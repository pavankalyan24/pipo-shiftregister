==> flow/design.v <==
module pipo_shift_reg(
    input  wire [15:0] data_in,         
    input  wire        load_en,         
    input  wire [1:0]  shift_mode,      
    input  wire        clk,             
    input  wire        rst_n,           
    output reg  [15:0] data_out         
);
reg [15:0] shift_reg;
always @(posedge clk or negedge rst_n) begin
    if (!rst_n) begin
        shift_reg <= 16'h0000;
        data_out  <= 16'h0000;
    end else begin
        if (load_en) begin
            shift_reg <= data_in;
        end
        case (shift_mode)
            2'b00: begin     
                shift_reg <= {shift_reg[14:0], 1'b0};
                data_out  <= {shift_reg[14:0], 1'b0};
            end
            2'b01: begin     
                shift_reg <= {1'b0, shift_reg[15:1]};
                data_out  <= {1'b0, shift_reg[15:1]};
            end
            2'b10: begin     
                shift_reg <= {shift_reg[14:0], 1'b0};
                data_out  <= {shift_reg[14:0], 1'b0};
            end
            2'b11: begin     
                shift_reg <= {shift_reg[15], shift_reg[15:1]};
                data_out  <= {shift_reg[15], shift_reg[15:1]};
            end
        endcase
    end
end
endmodule
* Reports on pipo_shift_reg
Tool output for the design above, in the order of the flow.
Line numbers count from 1 in the design file above.
Library cell names are shortened.
A cell with - has no value.
- Top module :: pipo_shift_reg
- Clock :: clk
- Library :: sky130hd
- Timing corner :: tt_025C_1v80

* Word-level counts
Yosys after proc, flatten, opt, wreduce and memory -nomap, before mapping. Memory bits, and registers merged into a memory's read port (data or address), are not among the register bits. Print and check cells are not counted. Equal cells are merged and count once.
- Muxes and demuxes :: 1
- Reduce/logical cells :: 2
- Eq/ne operators :: 3
** Operators by type and width (count)
- case mux 16 bit (select 3 bit) :: 1
- equality test 2 bit with constant B :: 2
- equality test 2 x 1 -> 1 bit with constant B :: 1
- logical NOT 2 bit :: 1
- OR reduction 2 bit :: 1
- Output and inout port bits :: 16
- Input bits :: 21
- Bits in registers :: 16

* Depth
Yosys ltp: most cells in a row. Word level: on the elaborated netlist, between registers, memories and ports. Mapped: between sequential cells and ports; inverters and the memories' decode and read muxes count.
- Depth in word-level cells :: 3
- ABC_AREA :: 1
- Gate-level depth with buffers :: 5
- Gate-level depth less buffers :: 3

* Netlist
Source: synth_stat.txt of the flow (Yosys; design flattened, memories mapped). It holds for the ABC_AREA given above (unset counts as 0); a run with the other value may have another netlist.
** Cell types
- dfrtp_1 :: count 16, total area 400.384 sq um
- nand2_1 :: count 35, total area 131.376 sq um
- nand2_2 :: count 10, total area 62.56 sq um
- buf_6 :: count 2, total area 22.522 sq um
- buf_12 :: count 1, total area 20.019 sq um
- inv_6 :: count 1, total area 8.758 sq um
- nand3_1 :: count 1, total area 5.005 sq um
- inv_1 :: count 1, total area 3.754 sq um
- Buffer cells :: 3
- Cell count :: 67
- Area of sequential cells :: 0.0004004 sq mm
- Cell area after synthesis :: 0.0006544 sq mm
- Flip-flops :: 16

* Timing after synthesis
Source: OpenSTA report_checks on the synthesized netlist (no wires, ideal clock, input and output delay 20% of the period each), path of least setup slack; recovery checks are left aside. Register names are those of the netlist, which keeps one name where synthesis merged equal registers.
- Kind :: input to register
- Start :: in shift_mode[0]
- End :: reg data_out[6]
- Period :: 1.23 ns
- Driving pins on the path :: 5
- Input delay :: 0.246 ns
- Buffers on the path :: 2
- Arrival :: 0.612 ns
- Path delay :: 0.482 ns
- Path slack :: 0.502 ns
- Required time :: 1.114 ns
- Synthesis period reached :: 0.728 ns
"path delay" is the arrival time less input delay plus setup time.
"driving pins on the path": output pins that drive a net of the path, with the launching flip-flop's if there is one; two outputs of one cell count as two.
"synthesis period reached" = period - worst setup slack (recovery checks aside). The figure is calculated, with input and output delays left at 20% of the set period.
Between the ends stands the longest chain of elaborated cells between them, by number of cells; it is not shown to be the way that was timed. Of several equally long chains one is given.
A line is the first line of the expression or statement that the cell stems from. Yosys adds cells for indexed reads and writes and turns some case tables into memories.
A register here has more assigning lines than the two given.
- Cells stage by stage :: buf_6 inv_6 buf_12 nand2_2 nand2_1
- Length of the longest elaborated chain :: 3
** Ends and longest elaborated chain, after synthesis
- start, declared :: RTL line 4 : input  wire [1:0]  shift_mode,
- equality test 2 bit :: RTL line 18 : case (shift_mode)
- OR reduction 2 bit
- case mux 16 bit (select 3 bit) :: RTL line 18
- end, assigned :: RTL line 21 : data_out  <= {shift_reg[14:0], 1'b0};
- end, assigned :: RTL line 25 : data_out  <= {1'b0, shift_reg[15:1]};
- end, declared :: RTL line 7 : output reg  [15:0] data_out

* Timing after layout
From the final timing report of record 1: the path of least setup slack in the routed layout; clock arrival at registers is part of the times.
- Kind :: register to output
- Start :: reg data_out[11]
- End :: out data_out[11]
- Arrival :: 0.82 ns
- Period :: 1.03 ns
- Required time :: 0.82 ns
- Buffers on the path :: 1
- Path slack :: 0.01 ns
- Driving pins on the path :: 2
A register here has more assigning lines than the two given.
- Cells stage by stage :: dfrtp_1 buf_2
- Length of the longest elaborated chain :: 0
** Ends and longest elaborated chain, post-layout
- start, declared :: RTL line 7 : output reg  [15:0] data_out
- start, assigned :: RTL line 21 : data_out  <= {shift_reg[14:0], 1'b0};
- start, assigned :: RTL line 25 : data_out  <= {1'b0, shift_reg[15:1]};
- end, declared :: RTL line 7

## Implementation results

Below are 2 stored runs of the flow (Yosys, OpenROAD; platform sky130hd) on pipo_shift_reg, each with its settings and what was measured, unordered. Constraints: input delay and output delay 20% of the set period each, output load 0.01 pF.
"period achieved" = clock period - worst setup slack. The figure is calculated, with input and output delays left at 20% of the set period.
"worst path time": the worst setup path's part of the clock period (all of it between registers, 20% less for each end at a port) less its slack. A launch clock that arrives late makes it longer, a capture clock that arrives late makes it shorter.

** Record 1
- Settings :: period_ns=1.03; CORE_UTILIZATION=21; TNS_END_PERCENT=25; ABC_AREA=1; CTS_CLUSTER_DIAMETER=40; SLEW_MARGIN=15; CAP_MARGIN=20; CORE_MARGIN=2
- Synthesis area :: 0.0006544 sq mm
- Die size :: 0.0035784 sq mm
- Standard-cell area of the final layout :: 0.0009834 sq mm
- Post-route utilization :: 32.8 %
- Worst setup slack after layout :: 0.006 ns
- Period achieved :: 1.024 ns
- Worst path time :: 0.82 ns
- Worst path kind :: register to output

** Record 2
- Settings :: period_ns=1.69; CORE_UTILIZATION=46; SETUP_SLACK_MARGIN=-0.0; CORE_ASPECT_RATIO=0.5; CORE_MARGIN=5; CELL_PAD_IN_SITES_GLOBAL_PLACEMENT=2; ABC_AREA=0; SLEW_MARGIN=10; MIN_ROUTING_LAYER=met1; CAP_MARGIN=20
- Outcome :: no final report: floorplanning broke off with PDN-0185
